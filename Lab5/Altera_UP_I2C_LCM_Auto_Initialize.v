==> flow/design.v <==
module Altera_UP_I2C_LCM_Auto_Initialize (
	clk,
	reset,
	clear_error,
	ack,
	transfer_complete,
	data_out,
	data_size,
	transfer_data,
	send_start_bit,
	send_stop_bit,
	auto_init_complete,
	auto_init_error
);
	parameter LCM_INPUT_FORMAT_UB			= 8'h00;
	parameter LCM_INPUT_FORMAT_LB			= 8'h01;
	parameter LCM_POWER						= 8'h3F;
	parameter LCM_DIRECTION_AND_PHASE		= 8'h17;
	parameter LCM_HORIZONTAL_START_POSITION	= 8'h18;
	parameter LCM_VERTICAL_START_POSITION	= 8'h08;
	parameter LCM_ENB_NEGATIVE_POSITION		= 8'h00;
	parameter LCM_GAIN_OF_CONTRAST			= 8'h20;
	parameter LCM_R_GAIN_OF_SUB_CONTRAST	= 8'h20;
	parameter LCM_B_GAIN_OF_SUB_CONTRAST	= 8'h20;
	parameter LCM_OFFSET_OF_BRIGHTNESS		= 8'h10;
	parameter LCM_VCOM_HIGH_LEVEL			= 8'h3F;
	parameter LCM_VCOM_LOW_LEVEL			= 8'h3F;
	parameter LCM_PCD_HIGH_LEVEL			= 8'h2F;
	parameter LCM_PCD_LOW_LEVEL				= 8'h2F;
	parameter LCM_GAMMA_CORRECTION_0		= 8'h98;
	parameter LCM_GAMMA_CORRECTION_1		= 8'h9A;
	parameter LCM_GAMMA_CORRECTION_2		= 8'hA9;
	parameter LCM_GAMMA_CORRECTION_3		= 8'h99;
	parameter LCM_GAMMA_CORRECTION_4		= 8'h08;
	input clk;
	input reset;
	input clear_error;
	input ack;
	input transfer_complete;
	output reg [7:0] data_out;
	output reg [2:0] data_size;
	output reg transfer_data;
	output reg send_start_bit;
	output reg send_stop_bit;
	output auto_init_complete;
	output reg auto_init_error;
	localparam	AUTO_STATE_0_CHECK_STATUS		= 3'h0,
				AUTO_STATE_1_SEND_START_BIT		= 3'h1,
				AUTO_STATE_2_TRANSFER_BYTE_0	= 3'h2,
				AUTO_STATE_3_TRANSFER_BYTE_1	= 3'h3,
				AUTO_STATE_4_WAIT				= 3'h4,
				AUTO_STATE_5_SEND_STOP_BIT		= 3'h5,
				AUTO_STATE_6_INCREASE_COUNTER	= 3'h6,
				AUTO_STATE_7_DONE				= 3'h7;
	localparam	MIN_ROM_ADDRESS	= 5'h00;
	localparam	MAX_ROM_ADDRESS	= 5'h14;
	wire change_state;
	wire finished_auto_init;
	reg [4:0] rom_address_counter;
	reg [13:0] rom_data;
	reg [2:0] ns_i2c_auto_init;
	reg [2:0] s_i2c_auto_init;
	always @(posedge clk)
	begin
		if (reset == 1'b1)
			s_i2c_auto_init <= AUTO_STATE_0_CHECK_STATUS;
		else
			s_i2c_auto_init <= ns_i2c_auto_init;
	end  
	always @(*)
	begin
		ns_i2c_auto_init = AUTO_STATE_0_CHECK_STATUS;
		case (s_i2c_auto_init)
		AUTO_STATE_0_CHECK_STATUS:
			begin
				if (finished_auto_init == 1'b1)
					ns_i2c_auto_init = AUTO_STATE_7_DONE;
				else
					ns_i2c_auto_init = AUTO_STATE_1_SEND_START_BIT;
			end  
		AUTO_STATE_1_SEND_START_BIT:
			begin
				if (transfer_complete == 1'b1)
					ns_i2c_auto_init = AUTO_STATE_2_TRANSFER_BYTE_0;
				else
					ns_i2c_auto_init = AUTO_STATE_1_SEND_START_BIT;
			end  
		AUTO_STATE_2_TRANSFER_BYTE_0:
			begin
				if (change_state == 1'b1)
					ns_i2c_auto_init = AUTO_STATE_3_TRANSFER_BYTE_1;
				else
					ns_i2c_auto_init = AUTO_STATE_2_TRANSFER_BYTE_0;
			end  
		AUTO_STATE_3_TRANSFER_BYTE_1:
			begin
				if (change_state == 1'b1)
					ns_i2c_auto_init = AUTO_STATE_4_WAIT;
				else
					ns_i2c_auto_init = AUTO_STATE_3_TRANSFER_BYTE_1;
			end  
		AUTO_STATE_4_WAIT:
			begin
				if (transfer_complete == 1'b0)
					ns_i2c_auto_init = AUTO_STATE_5_SEND_STOP_BIT;
				else
					ns_i2c_auto_init = AUTO_STATE_4_WAIT;
			end  
		AUTO_STATE_5_SEND_STOP_BIT:
			begin
				if (transfer_complete == 1'b1)
					ns_i2c_auto_init = AUTO_STATE_6_INCREASE_COUNTER;
				else
					ns_i2c_auto_init = AUTO_STATE_5_SEND_STOP_BIT;
			end  
		AUTO_STATE_6_INCREASE_COUNTER:
			begin
				ns_i2c_auto_init = AUTO_STATE_0_CHECK_STATUS;
			end  
		AUTO_STATE_7_DONE:
			begin
				ns_i2c_auto_init = AUTO_STATE_7_DONE;
			end  
		default:
			begin
				ns_i2c_auto_init = AUTO_STATE_0_CHECK_STATUS;
			end  
		endcase  
	end  
	always @(posedge clk)
	begin
		if (reset == 1'b1)
			data_out <= 8'h00;
		else if (s_i2c_auto_init == AUTO_STATE_1_SEND_START_BIT)
			data_out <= {1'b0, rom_data[13: 8], 1'b0};
		else if (s_i2c_auto_init == AUTO_STATE_3_TRANSFER_BYTE_1)
			data_out <= rom_data[ 7: 0];
	end  
	always @(posedge clk)
	begin
		if (reset == 1'b1)
			data_size <= 3'h0;
		else if (s_i2c_auto_init == AUTO_STATE_1_SEND_START_BIT)
			data_size <= 3'h6;
		else if (s_i2c_auto_init == AUTO_STATE_3_TRANSFER_BYTE_1)
			data_size <= 3'h7;
	end  
	always @(posedge clk)
	begin
		if (reset == 1'b1) 
			transfer_data <= 1'b0;
		else if (transfer_complete == 1'b1)
			transfer_data <= 1'b0;
		else if (s_i2c_auto_init == AUTO_STATE_2_TRANSFER_BYTE_0)
			transfer_data <= 1'b1;
		else if (s_i2c_auto_init == AUTO_STATE_3_TRANSFER_BYTE_1)
			transfer_data <= 1'b1;
	end  
	always @(posedge clk)
	begin
		if (reset == 1'b1)
			send_start_bit <= 1'b0;
		else if (transfer_complete == 1'b1)
			send_start_bit <= 1'b0;
		else if (s_i2c_auto_init == AUTO_STATE_1_SEND_START_BIT)
			send_start_bit <= 1'b1;
	end  
	always @(posedge clk)
	begin
		if (reset == 1'b1)
			send_stop_bit <= 1'b0;
		else if (transfer_complete == 1'b1)
			send_stop_bit <= 1'b0;
		else if (s_i2c_auto_init == AUTO_STATE_5_SEND_STOP_BIT)
			send_stop_bit <= 1'b1;
	end  
	always @(posedge clk)
	begin
		if (reset == 1'b1)
			auto_init_error <= 1'b0;
		else if (clear_error == 1'b1)
			auto_init_error <= 1'b0;
		else if ((s_i2c_auto_init == AUTO_STATE_6_INCREASE_COUNTER) & ack)
			auto_init_error <= 1'b1;
	end  
	always @(posedge clk)
	begin
		if (reset == 1'b1)
			rom_address_counter <= MIN_ROM_ADDRESS;
		else if (s_i2c_auto_init == AUTO_STATE_6_INCREASE_COUNTER)
			rom_address_counter <= rom_address_counter + 5'h01;
	end  
	assign auto_init_complete = (s_i2c_auto_init == AUTO_STATE_7_DONE);
	assign change_state	= transfer_complete & transfer_data;
	assign finished_auto_init = (rom_address_counter == MAX_ROM_ADDRESS);
	always @(*)
	begin
		case (rom_address_counter)
		0		: rom_data <= {6'h02, LCM_INPUT_FORMAT_UB};
		1		: rom_data <= {6'h03, LCM_INPUT_FORMAT_LB};
		2		: rom_data <= {6'h04, LCM_POWER};
		3		: rom_data <= {6'h05, LCM_DIRECTION_AND_PHASE};
		4		: rom_data <= {6'h06, LCM_HORIZONTAL_START_POSITION};
		5		: rom_data <= {6'h07, LCM_VERTICAL_START_POSITION};
		6		: rom_data <= {6'h08, LCM_ENB_NEGATIVE_POSITION};
		7		: rom_data <= {6'h09, LCM_GAIN_OF_CONTRAST};
		8		: rom_data <= {6'h0A, LCM_R_GAIN_OF_SUB_CONTRAST};
		9		: rom_data <= {6'h0B, LCM_B_GAIN_OF_SUB_CONTRAST};
		10		: rom_data <= {6'h0C, LCM_OFFSET_OF_BRIGHTNESS};
		11		: rom_data <= {6'h10, LCM_VCOM_HIGH_LEVEL};
		12		: rom_data <= {6'h11, LCM_VCOM_LOW_LEVEL};
		13		: rom_data <= {6'h12, LCM_PCD_HIGH_LEVEL};
		14		: rom_data <= {6'h13, LCM_PCD_LOW_LEVEL};
		15		: rom_data <= {6'h14, LCM_GAMMA_CORRECTION_0};
		16		: rom_data <= {6'h15, LCM_GAMMA_CORRECTION_1};
		17		: rom_data <= {6'h16, LCM_GAMMA_CORRECTION_2};
		18		: rom_data <= {6'h17, LCM_GAMMA_CORRECTION_3};
		19		: rom_data <= {6'h18, LCM_GAMMA_CORRECTION_4};
		default	: rom_data <= 14'h0000;
		endcase  
	end  
endmodule
* From RTL to reports: Altera_UP_I2C_LCM_Auto_Initialize
What the tools print for Altera_UP_I2C_LCM_Auto_Initialize, step after step. Lines are those of the file above, counted from 1. Operators: Yosys type, input widths -> output width; for muxes data width and select width s. Library cell names are shortened. A cell with - has no value.
Inputs: top Altera_UP_I2C_LCM_Auto_Initialize, clock input clk, cell library sky130hd, library corner tt_025C_1v80

* Word level
Source: Yosys, flattened and elaborated, memories not mapped. Widths are those after wreduce. Print and check cells do not count. Memory sizes are those after Yosys's memory passes, which may raise the word count (mostly to a power of two), join words into wider ones and drop unused or constant bits.
Word-level totals: register bits after elaboration 23, memory bits (read-only) 384, clocked read ports x word width 12, memories 1, input port bits 5, output and inout port bits 16, cells after elaboration 43
Memories:
- (name not given) | depth 32, bits a word 12, rd ports 1, write ports 0, line 198 | case (rom_address_counter)
Cells by class: $add $sub $neg 1, eq/ne operators 8, multiplexer cells 15, bitwise logic cells 2, reduce/logical cells 6
Operator list (number):
- $pmux 3 s8 | 1
- $mux 7 | 2
- $eq 3x3->1 const B | 4
- $mux 3 | 4
- $mux 5 | 2
- $reduce_or 2->1 | 3
- $eq 3x2->1 const B | 2
- $add 5x1->5 const B | 1
- $eq 5x5->1 const B | 1
- $reduce_bool 2->1 | 2
- $mux 2 | 2
- $mux 1 | 4
- $eq 3x1->1 const B | 1
- $logic_not 3->1 | 1
- $and 1x1->1 | 2

* Depth
Depth = most cells in a row (Yosys ltp): at word level without a register or memory, in the mapped netlist without a sequential cell, where the memories' decode and read muxes count.
Logic depth: depth after elaboration 3, ABC_AREA 0, depth in mapped cells 9, mapped depth without buffers 9

* After synthesis
The flow's flattened synthesis, as Yosys stat reports it; memories are mapped. The netlist is that of the ABC_AREA named above (0 if unset); the other value can give another one.
Synthesis totals: cell count 184, cell area after synthesis 1702.9 sq um, sequential part of the area 760.7 sq um, mapped flip-flops 38, buffers 11
Cells by type:
- dfxtp_1 | number 38, total area 760.73 sq um
- ha_1 | number 10, total area 125.12 sq um
- mux2i_1 | number 10, total area 100.096 sq um
- nor2_1 | number 25, total area 93.84 sq um
- a21oi_1 | number 12, total area 60.058 sq um
- nand2_1 | number 14, total area 52.55 sq um
- nor3_1 | number 7, total area 35.034 sq um
- buf_4 | number 4, total area 30.029 sq um
- inv_1 | number 7, total area 26.275 sq um
- nor2b_1 | number 4, total area 25.024 sq um
- o21ai_0 | number 5, total area 25.024 sq um
- mux2i_4 | number 1, total area 22.522 sq um
- o21a_1 | number 3, total area 22.522 sq um
- nand3_1 | number 4, total area 20.019 sq um
- o221ai_1 | number 2, total area 17.517 sq um
- o2bb2ai_1 | number 2, total area 17.517 sq um
- nor3_4 | number 1, total area 16.266 sq um
- buf_2 | number 3, total area 15.014 sq um
Other cell types: 27; their cells: 32.

* Worst setup path after synthesis
Path of least setup slack by OpenSTA after synthesis, without wires, with an ideal clock, recovery checks aside; 20% of the period is set as input and as output delay. Where synthesis merged equal registers, the netlist keeps one of their names.
Path post-synthesis: path kind register to register, start register rom_address_counter[0], end register (name not given), clock period 2460 ps, library setup time 124 ps, time at the first pin 0 ps, arrival time 1663 ps, data required time 2336 ps, setup slack 673 ps, path delay 1787 ps, driving pins on the path 9, path buffers 0, period reached after synthesis 1787 ps
"path delay" is the arrival time less input delay plus setup time. "driving pins on the path" counts driving pins, that of a launching flip-flop among them; a cell with two outputs on the path counts twice. "period reached after synthesis" = period - worst setup slack (recovery checks aside). The figure is calculated, with input and output delays left at 20% of the set period. The rows between start and end are the longest chain of elaborated cells between them; the timing report does not say that the signal goes this way. Where chains are equally long, one stands for them. Each line given opens the expression or statement behind the cell; cells for indexed reads and writes are added by Yosys, which also makes memories of some case tables.
On the way, post-synthesis: cell sequence dfxtp_1 > inv_1 > ha_1 > mux2i_1 > nor2_1 > inv_1 > ha_1 > o211ai_1 > o21ai_0, length of the longest elaborated chain 3, elaborated cells on any way between the ends 3, source lines of those cells 1, those cells by class add/sub (1); mux (2)
Ends and longest elaborated chain, post-synthesis:
- start, declared | line 59 | reg [4:0] rom_address_counter;
- start, assigned | line 189 | rom_address_counter <= MIN_ROM_ADDRESS;
- start, assigned | line 191 | rom_address_counter <= rom_address_counter + 5'h01;
- $add 5x1->5 | line 191
- $mux 5 x2

* Path in the finished layout
From the final timing report of flow run 1: the path of least setup slack in the routed layout; clock arrival at registers is part of the times. The report prints the path's times to 10 ps; the period is as set.
Path after layout: path kind input to register, start input port reset, end register (name not given), clock period 2510 ps, external input delay 500 ps, library setup time 90 ps, time at the first pin 500 ps, arrival time 2300 ps, data required time 2710 ps, setup slack 410 ps, driving pins on the path 6, path buffers 1
The rows between start and end are the longest chain of elaborated cells between them; the timing report does not say that the signal goes this way. Where chains are equally long, one stands for them.
On the way, after layout: cell sequence clkdlybuf4s50_1 > nor2_1 > mux2_4 > inv_2 > mux2_2 > o221ai_1, length of the longest elaborated chain 1, elaborated cells on any way between the ends 1, source lines of those cells 0, those cells by class mux (1)
Ends and longest elaborated chain, after layout:
- start, declared | line 36 | input reset;
- $mux 5

Measured results for Altera_UP_I2C_LCM_Auto_Initialize: 2 stored runs of the Yosys and OpenROAD flow on sky130hd. The settings differ; the order carries no meaning. The constraints put input and output delay at 20% of the set period each and load the outputs with 0.01 pF.
"period achieved" = clock period - worst setup slack. The figure is calculated, with input and output delays left at 20% of the set period.
"critical path time" = time allowed to the worst setup path (clock period - input delay - output delay, where it has them) - its slack; a late launch clock adds to it, a late capture clock takes from it.
"critical path time" is given in steps of 10 ps.

* Flow run 1 | settings: period_ns 2.51; CORE_UTILIZATION 19; PLACE_DENSITY_LB_ADDON 0.17; CORE_ASPECT_RATIO 1.71; CELL_PAD_IN_SITES_GLOBAL_PLACEMENT 0; CELL_PAD_IN_SITES_DETAIL_PLACEMENT 2; GPL_TIMING_DRIVEN 1; CTS_CLUSTER_DIAMETER 27; SLEW_MARGIN 20; MIN_ROUTING_LAYER met2; MAX_ROUTING_LAYER met4; CAP_MARGIN 20; CORE_MARGIN 2 | results: post-route setup TNS 0 ps; period achieved 2103 ps; lowest setup slack 407 ps; critical path time 1600 ps; class of the worst setup path input to register; synthesized cell area 1702.9 sq um; die outline area 9762.9 sq um; post-route worst hold slack 465 ps; standard-cell area after routing 2189.6 sq um
* Flow run 2 | settings: period_ns 2.45; CORE_UTILIZATION 50; PLACE_DENSITY 0.43; CORE_MARGIN 9; TNS_END_PERCENT 25; ABC_AREA 1; CTS_CLUSTER_DIAMETER 361; SLEW_MARGIN 35; MAX_ROUTING_LAYER met4; CAP_MARGIN 20 | results: post-route setup TNS 0 ps; period achieved 1963 ps; lowest setup slack 487 ps; critical path time 1470 ps; class of the worst setup path input to register; synthesized cell area 1868.0 sq um; die outline area 6260.8 sq um; post-route worst hold slack 454 ps; standard-cell area after routing 2167.1 sq um
